==> flow/design.v <==
module uart(  
  input        clock,  
  input        reset,  
  input        io_TXD_enable,  
  input  [7:0] io_TXD_data,  
  output [7:0] io_RXD_data,  
  output       io_TXD,  
  input        io_RXD  
);
  reg  TxdLine;  
  reg [31:0] _RAND_0;
  reg  TxdEnablePre;  
  reg [31:0] _RAND_1;
  wire  _T_21;  
  wire  TxdPosedge;  
  reg [3:0] TxdCnt;  
  reg [31:0] _RAND_2;
  wire  _T_27;  
  wire  _T_28;  
  wire  _T_29;  
  wire  _T_30;  
  wire  _T_31;  
  wire  _T_32;  
  wire  _T_33;  
  wire  _T_34;  
  wire  _T_35;  
  wire  _T_36;  
  wire  _T_37;  
  wire  _T_38;  
  wire  _T_39;  
  wire  _T_40;  
  wire  TxdCheckBit;  
  wire  _T_45;  
  wire [4:0] _T_47;  
  wire [3:0] _T_48;  
  wire [7:0] _T_49;  
  wire  _T_50;  
  wire  _T_52;  
  wire  _GEN_0;  
  wire [3:0] _GEN_1;  
  wire [3:0] _GEN_2;  
  wire  _GEN_3;  
  wire [3:0] _GEN_4;  
  wire  _GEN_5;  
  reg  RxdLinePre;  
  reg [31:0] _RAND_3;
  wire  _T_63;  
  wire  RxdStart;  
  reg [3:0] RxdCnt;  
  reg [31:0] _RAND_4;
  reg [7:0] RxdReg;  
  reg [31:0] _RAND_5;
  reg [7:0] RxdTempReg;  
  reg [31:0] _RAND_6;
  wire  _T_72;  
  wire  _T_73;  
  wire  _T_74;  
  wire  _T_75;  
  wire  _T_76;  
  wire  _T_77;  
  wire  _T_78;  
  wire  _T_79;  
  wire  _T_80;  
  wire  _T_81;  
  wire  _T_82;  
  wire  _T_83;  
  wire  _T_84;  
  wire  _T_85;  
  wire  RxdCheckBit;  
  wire  _T_90;  
  wire [4:0] _T_92;  
  wire [3:0] _T_93;  
  wire [7:0] _GEN_15;  
  wire [7:0] _T_94;  
  wire  _T_96;  
  wire  _T_101;  
  wire [7:0] _GEN_6;  
  wire [3:0] _GEN_7;  
  wire [7:0] _GEN_8;  
  wire [3:0] _GEN_9;  
  wire [7:0] _GEN_10;  
  wire [7:0] _GEN_11;  
  wire [3:0] _GEN_12;  
  wire [7:0] _GEN_13;  
  wire [7:0] _GEN_14;  
  assign _T_21 = TxdEnablePre == 1'h0;  
  assign TxdPosedge = _T_21 & io_TXD_enable;  
  assign _T_27 = io_TXD_data[7];  
  assign _T_28 = io_TXD_data[6];  
  assign _T_29 = _T_27 ^ _T_28;  
  assign _T_30 = io_TXD_data[5];  
  assign _T_31 = _T_29 ^ _T_30;  
  assign _T_32 = io_TXD_data[4];  
  assign _T_33 = _T_31 ^ _T_32;  
  assign _T_34 = io_TXD_data[3];  
  assign _T_35 = _T_33 ^ _T_34;  
  assign _T_36 = io_TXD_data[2];  
  assign _T_37 = _T_35 ^ _T_36;  
  assign _T_38 = io_TXD_data[1];  
  assign _T_39 = _T_37 ^ _T_38;  
  assign _T_40 = io_TXD_data[0];  
  assign TxdCheckBit = _T_39 ^ _T_40;  
  assign _T_45 = TxdCnt < 4'h8;  
  assign _T_47 = TxdCnt + 4'h1;  
  assign _T_48 = TxdCnt + 4'h1;  
  assign _T_49 = io_TXD_data >> TxdCnt;  
  assign _T_50 = _T_49[0];  
  assign _T_52 = TxdCnt == 4'h8;  
  assign _GEN_0 = _T_52 ? TxdCheckBit : 1'h1;  
  assign _GEN_1 = _T_52 ? _T_48 : TxdCnt;  
  assign _GEN_2 = _T_45 ? _T_48 : _GEN_1;  
  assign _GEN_3 = _T_45 ? _T_50 : _GEN_0;  
  assign _GEN_4 = TxdPosedge ? 4'h0 : _GEN_2;  
  assign _GEN_5 = TxdPosedge ? 1'h0 : _GEN_3;  
  assign _T_63 = io_RXD == 1'h0;  
  assign RxdStart = RxdLinePre & _T_63;  
  assign _T_72 = RxdTempReg[7];  
  assign _T_73 = RxdTempReg[6];  
  assign _T_74 = _T_72 ^ _T_73;  
  assign _T_75 = RxdTempReg[5];  
  assign _T_76 = _T_74 ^ _T_75;  
  assign _T_77 = RxdTempReg[4];  
  assign _T_78 = _T_76 ^ _T_77;  
  assign _T_79 = RxdTempReg[3];  
  assign _T_80 = _T_78 ^ _T_79;  
  assign _T_81 = RxdTempReg[2];  
  assign _T_82 = _T_80 ^ _T_81;  
  assign _T_83 = RxdTempReg[1];  
  assign _T_84 = _T_82 ^ _T_83;  
  assign _T_85 = RxdTempReg[0];  
  assign RxdCheckBit = _T_84 ^ _T_85;  
  assign _T_90 = RxdCnt < 4'h8;  
  assign _T_92 = RxdCnt + 4'h1;  
  assign _T_93 = RxdCnt + 4'h1;  
  assign _GEN_15 = {{7'd0}, io_RXD};  
  assign _T_94 = RxdTempReg | _GEN_15;  
  assign _T_96 = RxdCnt == 4'h8;  
  assign _T_101 = io_RXD == RxdCheckBit;  
  assign _GEN_6 = _T_101 ? RxdTempReg : RxdReg;  
  assign _GEN_7 = _T_96 ? _T_93 : RxdCnt;  
  assign _GEN_8 = _T_96 ? _GEN_6 : RxdReg;  
  assign _GEN_9 = _T_90 ? _T_93 : _GEN_7;  
  assign _GEN_10 = _T_90 ? _T_94 : RxdTempReg;  
  assign _GEN_11 = _T_90 ? RxdReg : _GEN_8;  
  assign _GEN_12 = RxdStart ? 4'h0 : _GEN_9;  
  assign _GEN_13 = RxdStart ? 8'h0 : _GEN_10;  
  assign _GEN_14 = RxdStart ? RxdReg : _GEN_11;  
  assign io_RXD_data = RxdReg;  
  assign io_TXD = TxdLine;  
  always @(posedge clock) begin
    if (reset) begin
      TxdLine <= 1'h1;
    end else begin
      if (TxdPosedge) begin
        TxdLine <= 1'h0;
      end else begin
        if (_T_45) begin
          TxdLine <= _T_50;
        end else begin
          if (_T_52) begin
            TxdLine <= TxdCheckBit;
          end else begin
            TxdLine <= 1'h1;
          end
        end
      end
    end
    TxdEnablePre <= io_TXD_enable;
    if (reset) begin
      TxdCnt <= 4'hf;
    end else begin
      if (TxdPosedge) begin
        TxdCnt <= 4'h0;
      end else begin
        if (_T_45) begin
          TxdCnt <= _T_48;
        end else begin
          if (_T_52) begin
            TxdCnt <= _T_48;
          end
        end
      end
    end
    RxdLinePre <= io_RXD;
    if (reset) begin
      RxdCnt <= 4'hf;
    end else begin
      if (RxdStart) begin
        RxdCnt <= 4'h0;
      end else begin
        if (_T_90) begin
          RxdCnt <= _T_93;
        end else begin
          if (_T_96) begin
            RxdCnt <= _T_93;
          end
        end
      end
    end
    if (reset) begin
      RxdReg <= 8'h0;
    end else begin
      if (!(RxdStart)) begin
        if (!(_T_90)) begin
          if (_T_96) begin
            if (_T_101) begin
              RxdReg <= RxdTempReg;
            end
          end
        end
      end
    end
    if (reset) begin
      RxdTempReg <= 8'h0;
    end else begin
      if (RxdStart) begin
        RxdTempReg <= 8'h0;
      end else begin
        if (_T_90) begin
          RxdTempReg <= _T_94;
        end
      end
    end
  end
endmodule
[Step by step through the tools: uart]
The steps from the RTL of uart to its reports follow in flow order.
Line numbers count from 1 in the design file above.
Operators: Yosys type, input widths -> output width; for muxes data width and select width s.
Library cell names are shortened.
A cell with -- has no value.
Set-up
  top module: uart
  clock port: clock
  cell library: sky130hd
  timing corner: tt_025C_1v80

[Elaborated design]
Counts by Yosys on the flattened word-level netlist (proc, flatten, opt, wreduce; memories kept). Register bits leave out memories and registers merged into their read ports (data or address). Print and check cells are left out. Cells with the same type and inputs are merged into one.
Word-level totals
  input bits: 12
  output and inout port bits: 9
  cells after elaboration: 49
  register bits after elaboration: 27
Cells by class
  equality and inequality tests: 3
  shift-type cells: 1
  reductions and logical operators: 4
  bitwise logic cells: 21
  mux-type cells: 9
  magnitude comparators: 2
  add/subtract/negate cells: 2
Operators by type and width (number)
  $mux 4: 6
  $xor 1x1->1: 14
  $add 4x1->4 const B: 2
  $lt 4x4->1 const B: 2
  $eq 4x4->1 const B: 2
  $or 8x1->8: 1
  $shr 8x4->1: 1
  $reduce_bool 3->1: 2
  $not 1->1: 4
  $reduce_and 4->1: 1
  $mux 1: 3
  $and 1x1->1: 2
  $reduce_or 2->1: 1
  $eq 1x1->1: 1

[Logic depth]
Yosys ltp: most cells in a row. Word level: on the elaborated netlist, between registers, memories and ports. Mapped: between sequential cells and ports; inverters and the memories' decode and read muxes count.
Logic depth
  depth in word-level cells: 10
  ABC_AREA: 0
  depth in mapped cells: 6
  depth with buffers taken out: 6

[Netlist]
Source: synth_stat.txt of the flow (Yosys; design flattened, memories mapped). It holds for the ABC_AREA given above (unset counts as 0); a run with the other value may have another netlist.
Cells by type
  dfxtp_1: number 13, area in all 260.25 um2
  xnor2_1: number 10, area in all 87.584 um2
  ha_1: number 5, area in all 62.56 um2
  buf_4: number 7, area in all 52.55 um2
  mux2i_1: number 4, area in all 40.038 um2
  o21ai_0: number 8, area in all 40.038 um2
  inv_1: number 9, area in all 33.782 um2
  mux4_1: number 1, area in all 26.275 um2
  mux4_2: number 1, area in all 22.522 um2
  a21oi_1: number 3, area in all 15.014 um2
  a31oi_1: number 2, area in all 12.512 um2
  nor2b_1: number 2, area in all 12.512 um2
  nand2_1: number 3, area in all 11.261 um2
  nor2_1: number 3, area in all 11.261 um2
  nor3_1: number 2, area in all 10.01 um2
  nor3_2: number 1, area in all 10.01 um2
  or4b_1: number 1, area in all 10.01 um2
  a2bb2oi_1: number 1, area in all 8.758 um2
Not listed: further types 4, cells in them 4.
Mapped netlist
  buffer cells: 7
  sequential part of the area: 260.2 um2
  synthesis area: 752.0 um2
  flip-flop cells: 13
  cell count: 80

[Timing after synthesis]
Path of least setup slack by OpenSTA after synthesis, without wires, with an ideal clock, recovery checks aside; 20% of the period is set as input and as output delay. Where synthesis merged equal registers, the netlist keeps one of their names.
Timing post-synthesis
  path type: flip-flop to flip-flop
  from: register TxdCnt[0]
  to: register TxdLine
  delay of the path: 1.427 ns
  path slack: 0.073 ns
  driving pins on the path: 5
  clock period: 1.5 ns
  required time: 1.379 ns
  buffers on the path: 0
  arrival: 1.306 ns
  synthesis period reached: 1.427 ns
"delay of the path" is the arrival time less input delay plus setup time.
"driving pins on the path": output pins that drive a net of the path, with the launching flip-flop's if there is one; two outputs of one cell count as two.
"synthesis period reached" is the clock period less the worst setup slack; recovery checks do not enter. This is arithmetic on one report: input and output delays are still those of the set period (20% each).
Between the ends stands the longest chain of elaborated cells between them, by number of cells; it is not shown to be the way that was timed. Of several equally long chains one is given.
Each line given opens the expression or statement behind the cell; cells for indexed reads and writes are added by Yosys, which also makes memories of some case tables.
At most two assigning lines are given for a register; there are more.
On the way, post-synthesis
  path through: dfxtp_1 -> mux4_1 -> mux2i_1 -> a21oi_1 -> a2bb2oi_1
  length of the longest elaborated chain: 4
Ends and longest elaborated chain, post-synthesis
  start, declared: line 16  | reg [3:0] TxdCnt;
  start, assigned: line 176  | TxdCnt <= _T_48;
  start, assigned: line 179  | TxdCnt <= _T_48;
  $eq 4x4->1: line 108  | assign _T_52 = TxdCnt == 4'h8;
  $mux 1: line 160  | if (_T_52) begin
  $mux 1: line 157  | if (_T_45) begin
  $mux 1: line 154  | if (TxdPosedge) begin
  end, assigned: line 158  | TxdLine <= _T_50;
  end, assigned: line 161  | TxdLine <= TxdCheckBit;
  end, declared: line 10  | reg  TxdLine;

[Worst path after layout]
Path of least setup slack in the final report of stored run 2 (OpenROAD, finished layout, wires in). Where an end is a register, its clock arrival counts in the times.
Timing post-layout
  path type: flip-flop to flip-flop
  from: register RxdCnt[0]
  to: register RxdReg[0]
  required time: 1.88 ns
  path slack: 0.34 ns
  driving pins on the path: 5
  clock period: 1.72 ns
  buffers on the path: 0
  arrival: 1.54 ns
Between the ends stands the longest chain of elaborated cells between them, by number of cells; it is not shown to be the way that was timed. Of several equally long chains one is given.
At most two assigning lines are given for a register; there are more.
On the way, post-layout
  path through: dfxtp_4 -> or4b_4 -> nor3_4 -> mux2i_1 -> nor2_1
  length of the longest elaborated chain: 3
Ends and longest elaborated chain, post-layout
  start, declared: line 49  | reg [3:0] RxdCnt;
  start, assigned: line 192  | RxdCnt <= _T_93;
  start, assigned: line 195  | RxdCnt <= _T_93;
  $lt 4x4->1: line 132  | assign _T_90 = RxdCnt < 4'h8;
  $not 1->1
  $reduce_and 4->1
  end, assigned: line 201  | RxdReg <= 8'h0;
  end, assigned: line 207  | RxdReg <= RxdTempReg;
  end, declared: line 51  | reg [7:0] RxdReg;

Wiki page: uart / flow data

Below are 2 stored runs of the flow (Yosys, OpenROAD; platform sky130hd) on uart, each with its settings and what was measured, unordered. Constraints: input delay and output delay 20% of the set period each, output load 0.01 pF.
"achieved clock period" = clock period - worst setup slack. The figure is calculated, with input and output delays left at 20% of the set period.
"power": no workload was simulated; the value follows from the tool's default switching activity.

Stored run 1
==> flow/run.sh <==
#!/bin/bash
# the make line also repeats the synthesis and layout settings of config.mk as NAME=value (left out here)
make -C /OpenROAD-flow-scripts/flow DESIGN_CONFIG=/design/flow/config.mk WORK_HOME=/design/flow/orfs CLKGATE_MAP_FILE= finish
==> flow/config.mk <==
export PLATFORM = sky130hd
export DESIGN_NAME = uart
export DESIGN_NICKNAME = uart
export VERILOG_FILES = /design/flow/design.v
export SDC_FILE = /design/flow/constraint.sdc
export NUM_CORES = 4
export LEC_CHECK = 0
export ABC_AREA = 1
export CAP_MARGIN = 20
export CELL_PAD_IN_SITES_DETAIL_PLACEMENT = 2
export CORE_ASPECT_RATIO = 1.5
export CORE_MARGIN = 10
export CORE_UTILIZATION = 44
export CTS_CLUSTER_DIAMETER = 269
export SLEW_MARGIN = 20
export TNS_END_PERCENT = 5
==> flow/constraint.sdc <==
create_clock -name core_clock -period 1.4 [get_ports {clock}]
set_input_delay 0.2800 -clock core_clock [delete_from_list [all_inputs] [get_ports {clock}]]
set_output_delay 0.2800 -clock core_clock [all_outputs]
set_load 0.01 [all_outputs]

==> results of stored run 1 <==
did not finish, placement stopped with DPL-0033

Stored run 2
==> flow/run.sh <==
#!/bin/bash
# the make line also repeats the synthesis and layout settings of config.mk as NAME=value (left out here)
make -C /OpenROAD-flow-scripts/flow DESIGN_CONFIG=/design/flow/config.mk WORK_HOME=/design/flow/orfs CLKGATE_MAP_FILE= finish
==> flow/config.mk <==
export PLATFORM = sky130hd
export DESIGN_NAME = uart
export DESIGN_NICKNAME = uart
export VERILOG_FILES = /design/flow/design.v
export SDC_FILE = /design/flow/constraint.sdc
export NUM_CORES = 4
export LEC_CHECK = 0
export CAP_MARGIN = 20
export CORE_MARGIN = 2
export CORE_UTILIZATION = 40
export SETUP_SLACK_MARGIN = 0.46
export SLEW_MARGIN = 20
==> flow/constraint.sdc <==
create_clock -name core_clock -period 1.72 [get_ports {clock}]
set_input_delay 0.3440 -clock core_clock [delete_from_list [all_inputs] [get_ports {clock}]]
set_output_delay 0.3440 -clock core_clock [all_outputs]
set_load 0.01 [all_outputs]

==> results of stored run 2 <==
chip area after synthesis (Yosys): 752.0 um2
die area: 2243.0 um2
standard-cell area of the final layout: 1074.8 um2
worst setup slack after layout: 0.338 ns
total negative slack: 0.000 ns
worst hold slack: 0.230 ns
power: 0.7585 mW
achieved clock period: 1.382 ns
